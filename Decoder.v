==> flow/design.v <==
`timescale 1ns / 1ps
module Decoder( input clock,input [63:0] IF_ID, input  [99:0] EX_WB,
					 output reg [160:0] ID_EX
    );
reg [31:0] DATA[31:0];
		initial begin
			DATA[0] <= 32'h00000001;
			DATA[1] <= 32'h00000001;
			DATA[2] <= 32'h00000002;
			DATA[3] <= 32'h0000000A;
			DATA[4] <= 32'h0000000F;
			DATA[5] <= 32'h00000005;
			DATA[6] <= 32'h00000006;
			DATA[7] <= 32'h00000007;
			DATA[8] <= 32'h00000008;
			DATA[9] <= 32'h00000009;
			DATA[10] <= 32'h00000010;
			DATA[11] <= 32'h0000000F;
			DATA[12] <= 32'h0000FFFe;
			DATA[13] <= 32'h0000000B;
			DATA[14] <= 32'h0000B000;
			DATA[15] <= 32'h00000000;
			DATA[16] <= 32'h00000000;
			DATA[17] <= 32'h00000000;
			DATA[18] <= 32'h00000000;
			DATA[19] <= 32'h00000000;
			DATA[20] <= 32'h00000000;
		end
always @ (posedge clock)
begin
	if(EX_WB[66] == 1)  
		begin
			DATA[EX_WB[71:67]] <= EX_WB[31:0];  
		end 
	ID_EX[31:0] <= IF_ID[63:32]; 
	ID_EX[63:32] <= DATA[IF_ID[25:21]];  
	ID_EX[95:64] <= DATA[IF_ID[20:16]];  
	ID_EX[100:96] <= IF_ID[15:11];  
	ID_EX[111:101] <= IF_ID[10:0];  
	ID_EX[143:128] <= IF_ID[25:0];  
	ID_EX[159:144] <= {16{IF_ID[15]}};  
				if (EX_WB[65] == 1)  
					begin
							ID_EX[121:106] = 16'b0100000000000000;  
					end
			case (IF_ID[31:26])
				6'b000000: ID_EX[127:112] <= 16'b0000000000000001;  
				6'b000001: ID_EX[127:112] <= 16'b0000000000000010;  
				6'b000010: ID_EX[127:112] <= 16'b0000000000000100;  
				6'b000011: ID_EX[127:112] <= 16'b0000000000001000;  
				6'b000100: ID_EX[127:112] <= 16'b0000000000010000;   
				6'b000101: ID_EX[127:112] <= 16'b0000000000100000;   
				6'b000110: ID_EX[127:112] <= 16'b0000000001000000;   
				6'b000111: ID_EX[127:112] <= 16'b0000000010000000;   
				6'b001000: ID_EX[127:112] <= 16'b0000000100000000;   
				6'b001001: ID_EX[127:112] <= 16'b0000001000000000;    
				6'b001010: ID_EX[127:112] <= 16'b0000010000000000;   
				6'b001011: ID_EX[127:112] <= 16'b0000100000000000;  
				6'b001100: ID_EX[127:112] <= 16'b0001000000000000;  
				6'b001101: ID_EX[127:112] <= 16'b0010000000000000;   
				6'b001110: ID_EX[127:112] <= 16'b0100000000000000;   
			endcase
	end
endmodule
## Tool chain data of Decoder

Tool output for the design above, in the order of the flow.
Line numbers count from 1 in the design file above.
Cell names lack the library's common part.
Not given: n/a

- Top: Decoder
- Clock port: clock
- Standard-cell library: sky130hd
- Corner: tt_025C_1v80

## Word-level counts

Counts by Yosys on the flattened word-level netlist (proc, flatten, opt, wreduce; memories kept). Register bits leave out memories and registers merged into their read ports (data or address). Print and check cells are left out. Cells with the same type and inputs are merged into one.
Memory sizes are those after Yosys's memory passes, which may raise the word count (mostly to a power of two), join words into wider ones and drop unused or constant bits.

- Muxes and demuxes: 6
- Reduce/logical cells: 5
- Equal/unequal tests: 14

Operators with widths:

| operator | number |
|---|---|
| 10-bit case mux with 11-bit select | 1 |
| 6-bit by 4-bit == test with 1-bit output (second input constant) | 7 |
| 6-bit case mux with 6-bit select | 1 |
| 32-bit 2-to-1 mux | 1 |
| 6-bit by 3-bit == test with 1-bit output (second input constant) | 4 |
| 16-bit 2-to-1 mux | 1 |
| 12-bit nonzero test | 1 |
| 6-bit by 2-bit == test with 1-bit output (second input constant) | 2 |
| 10-bit OR reduction | 1 |
| 6-bit by 1-bit == test with 1-bit output (second input constant) | 1 |
| 6-bit zero test | 1 |
| 6-bit nonzero test | 1 |
| 5-bit OR reduction | 1 |
| 5-bit 2-to-1 mux | 1 |
| 1-bit 2-to-1 mux | 1 |

- Word-level cells: 29
- Output and inout port bits: 161
- Flip-flop bits (word level): 138
- Word width x clocked read ports: 64
- Memories kept: 1
- Bits in writable memories: 1024

Memories:

| memory | words | bits a word | rd ports | wr ports | RTL line | text |
|---|---|---|---|---|---|---|
| DATA | 32 | 32 | 2 | 1 | 5 | `reg [31:0] DATA[31:0];` |

## Depth

Yosys ltp: most cells in a row. Word level: on the elaborated netlist, between registers, memories and ports. Mapped: between sequential cells and ports; inverters and the memories' decode and read muxes count.

- Depth after elaboration: 3
- ABC_AREA: 0
- Gate-level depth with buffers: 8
- Depth with buffers taken out: 5

## Netlist

The flow's flattened synthesis, as Yosys stat reports it; memories are mapped. The netlist is that of the ABC_AREA named above (0 if unset); the other value can give another one.
Totals and module areas in this step are rounded.

Cell types:

| cell type | number | area in all (um^2) |
|---|---|---|
| edfxtp_1 | 1039 | 3.12E+04 |
| mux2i_1 | 1024 | 1.02E+04 |
| dfxtp_1 | 112 | 2242.15 |
| a22oi_1 | 192 | 1.44E+03 |
| a22o_1 | 128 | 1.12E+03 |
| nand3_1 | 195 | 975.936 |
| a21oi_1 | 192 | 960.922 |
| nand2_1 | 200 | 750.72 |
| buf_4 | 86 | 645.619 |
| buf_6 | 37 | 416.65 |
| a31oi_1 | 64 | 400.384 |
| buf_2 | 80 | 400.384 |
| nor3_1 | 69 | 345.331 |
| clkbuf_1 | 73 | 274.013 |
| nor2_1 | 48 | 180.173 |
| nand3b_1 | 7 | 52.55 |
| nand2b_1 | 6 | 37.536 |
| buf_1 | 8 | 30.029 |

Other cell types: 10; their cells: 20.

- Mapped cells: 3580
- Synthesis area: 52000 um^2
- Buffers: 288
- Sequential area: 33000 um^2
- Flip-flops: 1151

## Timing after synthesis

OpenSTA on the mapped netlist: ideal clock, no wires. The path of least setup slack (recovery checks aside). Input and output delay are each 20% of the period. Register names are those of the netlist, which keeps one name where synthesis merged equal registers.

- Kind: in2reg
- Start point: input EX_WB[68]
- End point: memory DATA[12][0]
- Data required time: 4049 ps
- Slack: 1142 ps
- Period: 4470 ps
- Arrival time: 2907 ps
- Driving pins on the path: 3
- Library setup time: 421 ps
- Input delay: 894 ps
- Path delay: 2434 ps
- Path buffers: 1
- Period reached after synthesis: 3328 ps

"path delay" = arrival - input delay + setup time.
"driving pins on the path" counts driving pins, that of a launching flip-flop among them; a cell with two outputs on the path counts twice.
"period reached after synthesis" is the clock period less the worst setup slack; recovery checks do not enter. This is arithmetic on one report: input and output delays are still those of the set period (20% each).
Between the ends stands the longest chain of elaborated cells between them, by number of cells; it is not shown to be the way that was timed. Of several equally long chains one is given.
A line is the first line of the expression or statement that the cell stems from. Yosys adds cells for indexed reads and writes and turns some case tables into memories.

- Cell sequence: or3b_2 > clkbuf_1 > nor2_1
- Length of the longest elaborated chain: 1
- Elaborated cells between the ends (all ways): 1
- Classes of those cells: mux (1)

Ends and longest elaborated chain, after synthesis:

| what | RTL line | text |
|---|---|---|
| from (decl) | 2 | `module Decoder( input clock,input [63:0] IF_ID, input  [99:0] EX_WB,` |
| 5-bit 2-to-1 mux | 31 | `if(EX_WB[66] == 1)` |
| to (decl) | 5 | `reg [31:0] DATA[31:0];` |

## Worst path after layout

Path of least setup slack in the final report of job 1 (OpenROAD, finished layout, wires in). Where an end is a register, its clock arrival counts in the times.
The path's times are printed in steps of 10 ps; the period is the one set.

- Kind: reg2out
- Start point: register (name not given)
- End point: output ID_EX[147]
- Arrival time: 2050 ps
- Slack: 1050 ps
- Data required time: 3100 ps
- Period: 3870 ps
- Driving pins on the path: 2
- Path buffers: 1

- Cell sequence: dfxtp_1 > clkdlybuf4s50_1

Ends and longest elaborated chain, post-layout:

| what | RTL line | text |
|---|---|---|
| to (decl) | 3 | `output reg [160:0] ID_EX` |

Chain of elaborated cells between the ends: none given.

Memo
Re: implementation data of Decoder

Settings and measured results of 2 stored flow runs for module Decoder (sky130hd), not sorted in any way. The constraints put input and output delay at 20% of the set period each and load the outputs with 0.01 pF.
By "total power of the final layout" is meant OpenSTA's value without simulated activity: inputs other than the clock are taken to toggle once in ten clock periods, and the tool carries that through the logic.
Values from the reports are rounded here.

### Job 1

==> flow/run.sh <==
#!/bin/bash
# the make line also repeats the synthesis and layout settings of config.mk as NAME=value (left out here)
make -C /OpenROAD-flow-scripts/flow DESIGN_CONFIG=/design/flow/config.mk WORK_HOME=/design/flow/orfs CLKGATE_MAP_FILE= finish
==> flow/config.mk <==
export PLATFORM = sky130hd
export DESIGN_NAME = Decoder
export DESIGN_NICKNAME = Decoder
export VERILOG_FILES = /design/flow/design.v
export SDC_FILE = /design/flow/constraint.sdc
export NUM_CORES = 4
export LEC_CHECK = 0
export ABC_AREA = 0
export CAP_MARGIN = 20
export CELL_PAD_IN_SITES_DETAIL_PLACEMENT = 2
export CORE_MARGIN = 2
export CORE_UTILIZATION = 24
export GPL_ROUTABILITY_DRIVEN = 1
export MAX_ROUTING_LAYER = met5
export PLACE_DENSITY_LB_ADDON = 0.14
export SETUP_SLACK_MARGIN = 0.65
export SLEW_MARGIN = 20
export TNS_END_PERCENT = 60
==> flow/constraint.sdc <==
create_clock -name core_clock -period 3.87 [get_ports {clock}]
set_input_delay 0.7740 -clock core_clock [delete_from_list [all_inputs] [get_ports {clock}]]
set_output_delay 0.7740 -clock core_clock [all_outputs]
set_load 0.01 [all_outputs]

Results of job 1:
- Yosys chip area after synthesis: 52000 um^2
- Overall die area: 220000 um^2
- Area of the standard cells in the finished layout: 64000 um^2
- Utilization after routing: 0.3
- Setup slack of the worst path: 1100 ps
- Post-route worst hold slack: 410 ps
- Total power of the final layout: 30 mW

### Job 2

==> flow/run.sh <==
#!/bin/bash
# the make line also repeats the synthesis and layout settings of config.mk as NAME=value (left out here)
make -C /OpenROAD-flow-scripts/flow DESIGN_CONFIG=/design/flow/config.mk WORK_HOME=/design/flow/orfs CLKGATE_MAP_FILE= finish
==> flow/config.mk <==
export PLATFORM = sky130hd
export DESIGN_NAME = Decoder
export DESIGN_NICKNAME = Decoder
export VERILOG_FILES = /design/flow/design.v
export SDC_FILE = /design/flow/constraint.sdc
export NUM_CORES = 4
export LEC_CHECK = 0
export CAP_MARGIN = 0
export CELL_PAD_IN_SITES_DETAIL_PLACEMENT = 2
export CORE_ASPECT_RATIO = 0.53
export CORE_MARGIN = 6
export CORE_UTILIZATION = 52
export GPL_ROUTABILITY_DRIVEN = 1
export GPL_TIMING_DRIVEN = 0
export MAX_ROUTING_LAYER = met5
export SLEW_MARGIN = 20
export TNS_END_PERCENT = 45
==> flow/constraint.sdc <==
create_clock -name core_clock -period 3.73 [get_ports {clock}]
set_input_delay 0.7460 -clock core_clock [delete_from_list [all_inputs] [get_ports {clock}]]
set_output_delay 0.7460 -clock core_clock [all_outputs]
set_load 0.01 [all_outputs]

Results of job 2:
- Yosys chip area after synthesis: 52000 um^2
- Overall die area: 110000 um^2
- Area of the standard cells in the finished layout: 61000 um^2
- Utilization after routing: 0.62
- Setup slack of the worst path: -280 ps
- Post-route worst hold slack: 410 ps
- Total power of the final layout: 30 mW
