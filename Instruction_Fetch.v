==> flow/design.v <==
`timescale 1ns / 1ps
module Instruction_Fetch(
	input clock,
	input reset,
	input [99:0] EX_WB,
	output reg [31:0] PC,
	output reg [63:0] IF_ID
    );
reg [31:0] mem[31:0]; 
initial 
begin
				mem[0] <= {6'b000000,5'b00010,5'b00001,5'b00000,5'b00000,6'b000010};  
				mem[1] <= {6'b000001,5'b00100,5'b00010,5'b00001,5'b00000,6'b000001};   
				mem[2] <= {6'b000000,5'b00011,5'b00011,5'b00100,5'b00000,6'b000000};  
				mem[3] <= {6'b000001,5'b00000,5'b00000,5'b00000,5'b00000,6'b000111};  
				mem[4] <= {6'b000111,5'b00110,5'b00111,5'b00000,5'b00000,6'b000111};  
				mem[5] <=  {6'b000110,5'b00110,5'b00111,5'b00000,5'b00000,6'b000111};  
				mem[6] <=  {6'b000101,5'b00110,5'b00111,5'b00000,5'b00000,6'b000111};  
				mem[7] <=  {6'b000011,5'b00000,5'b00000,5'b00000,5'b00000,6'b000001};  
				mem[8] <=  {6'b000010,5'b00000,5'b00000,5'b00000,5'b00000,6'b000111};  
				mem[9] <=  {6'b000010,5'b00000,5'b00000,5'b00000,5'b00000,6'b010000};  
				mem[10] <= {6'b001001,5'b00000,5'b00000,16'b1111111111111000};         
				mem[11] <= {6'b001001,5'b00000,5'b00001,16'b0000000000000010};         
				mem[12] <= {6'b000010,5'b00000,5'b00000,5'b00000,5'b00000,6'b001111};  
				mem[13] <= {6'b001100,5'b01010,5'b01011,5'b00010,5'b00000,6'b000101};  
				mem[14] <= {6'b001000,5'b00000,5'b00000,16'b1111111111111000};         
		 PC <= 0;    
end
		always @ (posedge clock)
		begin 
			if(reset == 0)
			begin 
				if(EX_WB[66] == 1)   
				begin
				PC = EX_WB[63:32];  
				IF_ID[31:0] <= mem[PC];  
				IF_ID[63:32] <= PC;  
				end
				else
				begin
				IF_ID[31:0] <= mem[PC];  
				IF_ID[63:32] <= PC;  
				PC <= PC + 1;   
				end
			end
		end
endmodule
=== Step by step through the tools: Instruction_Fetch ===
What the tools print for Instruction_Fetch, step after step.
Line numbers count from 1 in the design file above.
Operators carry their Yosys type and port widths (W data, S select, Z words).
The mark - stands for no value.

* Top: Instruction_Fetch
* Clock port: clock
* Library: sky130hd
* Corner: tt_025C_1v80

=== Word level ===
Yosys after proc, flatten, opt, wreduce and memory -nomap, before mapping. Enables and synchronous resets that opt folds into registers are not counted as muxes. Memory bits, and registers merged into a memory's read port (data or address), are not among the register bits. Print and check cells are not counted. Equal cells are merged and count once.
Memory sizes are those after Yosys's memory passes, which may raise the word count (mostly to a power of two), join words into wider ones and drop unused or constant bits.

* Multiplexer cells: 3
* $add $sub $neg: 1

{| class="wikitable"
|+ Operators with widths
! cell !! number
|-
| $mux W32 || 3
|-
| $add A32 B1 Y32 const B || 1
|}

* Register bits after elaboration: 96
* Word-level cells: 7
* ROM bits: 896
* Memory cells: 1
* Input bits: 102

{| class="wikitable"
|+ Memory list
! memory !! words !! bits a word !! read ports !! wr ports !! RTL line !! source
|-
| mem || 32 || 28 || 2 || 0 || 9 || <nowiki>reg [31:0] mem[31:0];</nowiki>
|}

=== Longest topological paths ===
Depth = most cells in a row (Yosys ltp): at word level without a register or memory, in the mapped netlist without a sequential cell, where the memories' decode and read muxes count.

* Depth in word-level cells: 2
* ABC_AREA: 0
* Mapped depth: 8
* Mapped depth without buffers: 6

=== After synthesis ===
Yosys stat after the flow's synthesis: flattened, memories mapped to cells. It holds for the ABC_AREA given above (unset counts as 0); a run with the other value may have another netlist.
Totals and module areas in this step are rounded.

* Mapped cells: 383
* Sequential area: 2500 um^2
* Cell area after synthesis: 4300 um^2
* Flip-flop cells: 84

{| class="wikitable"
|+ Cell types
! cell type !! number !! area in all (um^2)
|-
| sky130_fd_sc_hd__edfxtp_1 || 84 || 2.52E+03
|-
| sky130_fd_sc_hd__o21ai_0 || 39 || 195.187
|-
| sky130_fd_sc_hd__nand2_1 || 40 || 150.144
|-
| sky130_fd_sc_hd__buf_4 || 15 || 112.608
|-
| sky130_fd_sc_hd__mux2_2 || 9 || 101.347
|-
| sky130_fd_sc_hd__ha_1 || 8 || 100.096
|-
| sky130_fd_sc_hd__xnor2_1 || 11 || 96.342
|-
| sky130_fd_sc_hd__inv_1 || 23 || 86.333
|-
| sky130_fd_sc_hd__nand4_1 || 12 || 75.072
|-
| sky130_fd_sc_hd__nor2_1 || 19 || 71.318
|-
| sky130_fd_sc_hd__a21o_1 || 8 || 60.058
|-
| sky130_fd_sc_hd__nand3_1 || 12 || 60.058
|-
| sky130_fd_sc_hd__or4_1 || 8 || 60.058
|-
| sky130_fd_sc_hd__and3_1 || 8 || 50.048
|-
| sky130_fd_sc_hd__mux2i_1 || 5 || 50.048
|-
| sky130_fd_sc_hd__buf_2 || 8 || 40.038
|-
| sky130_fd_sc_hd__a211oi_1 || 5 || 37.536
|-
| sky130_fd_sc_hd__a31oi_1 || 6 || 37.536
|}

Not listed: further types 30, cells in them 63.

=== Timing after synthesis ===
Path of least setup slack by OpenSTA after synthesis, without wires, with an ideal clock, recovery checks aside; 20% of the period is set as input and as output delay. Where synthesis merged equal registers, the netlist keeps one of their names.

* Path kind: input -> register
* Start: in EX_WB[66]
* End: reg IF_ID[16]
* Data required time: 4.079 ns
* Arrival time: 2.981 ns
* Input delay: 0.868 ns
* Path delay: 2.374 ns
* Buffers on the path: 2
* Setup time: 0.261 ns
* Stages: 8
* Slack: 1.098 ns
* Time at the first pin: 0.868 ns
* Clock period: 4.34 ns
* Synthesis period reached: 3.242 ns

"path delay" is the arrival time less input delay plus setup time.
"stages" counts driving pins, that of a launching flip-flop among them; a cell with two outputs on the path counts twice.
"synthesis period reached" = period - worst setup slack (recovery checks aside). The figure is calculated, with input and output delays left at 20% of the set period.
The rows between start and end are the longest chain of elaborated cells between them; the timing report does not say that the signal goes this way. Where chains are equally long, one stands for them.
A line is the first line of the expression or statement that the cell stems from. Yosys adds cells for indexed reads and writes and turns some case tables into memories.

* Path through: sky130_fd_sc_hd__buf_2 > sky130_fd_sc_hd__clkbuf_1 > sky130_fd_sc_hd__mux2i_1 > sky130_fd_sc_hd__inv_1 > sky130_fd_sc_hd__ha_1 > sky130_fd_sc_hd__and3_1 > sky130_fd_sc_hd__or2_1 > sky130_fd_sc_hd__a221o_1
* Length of the longest elaborated chain: 1
* Elaborated cells on any way between the ends: 1
* Source lines of those cells: 1

{| class="wikitable"
|+ RTL lines, path post-synthesis
! what !! RTL line !! source
|-
| from (decl) || 5 || <nowiki>input [99:0] EX_WB,</nowiki>
|-
| $mux W32 || 33 || <nowiki>if(EX_WB[66] == 1)</nowiki>
|-
| to (assign) || 36 || <nowiki>IF_ID[31:0] <= mem[PC];</nowiki>
|-
| to (assign) || 41 || <nowiki>IF_ID[31:0] <= mem[PC];</nowiki>
|-
| to (decl) || 7 || <nowiki>output reg [63:0] IF_ID</nowiki>
|}

--- runs ---
Design Instruction_Fetch on sky130hd. What follows are 2 stored runs of the flow, each under its own settings; their order means nothing. The constraints put input and output delay at 20% of the set period each and load the outputs with 0.01 pF.

=== Flow run 1 ===
{| class="wikitable"
! Setting !! Value
|-
| period_ns || 1.86
|-
| CORE_UTILIZATION || 59
|-
| PLACE_DENSITY_LB_ADDON || 0.01
|-
| CORE_ASPECT_RATIO || 0.62
|-
| CORE_MARGIN || 4
|-
| TNS_END_PERCENT || 40
|-
| GPL_TIMING_DRIVEN || 0
|-
| GPL_ROUTABILITY_DRIVEN || 1
|-
| CTS_CLUSTER_DIAMETER || 388
|-
| MIN_ROUTING_LAYER || met1
|-
| MAX_ROUTING_LAYER || met4
|-
| CAP_MARGIN || 20
|-
| SLEW_MARGIN || 20
|}
No final report: routing broke off with DPL-0033.

=== Flow run 2 ===
{| class="wikitable"
! Setting !! Value
|-
| period_ns || 1.74
|-
| CORE_UTILIZATION || 44
|-
| SETUP_SLACK_MARGIN || 0.28
|-
| PLACE_DENSITY || 0.37
|-
| CORE_MARGIN || 3
|-
| CELL_PAD_IN_SITES_DETAIL_PLACEMENT || 2
|-
| TNS_END_PERCENT || 10
|-
| GPL_TIMING_DRIVEN || 0
|-
| SLEW_MARGIN || 30
|-
| MIN_ROUTING_LAYER || met1
|-
| CAP_MARGIN || 20
|}
No final report: placement broke off with DPL-0033.
--- end ---
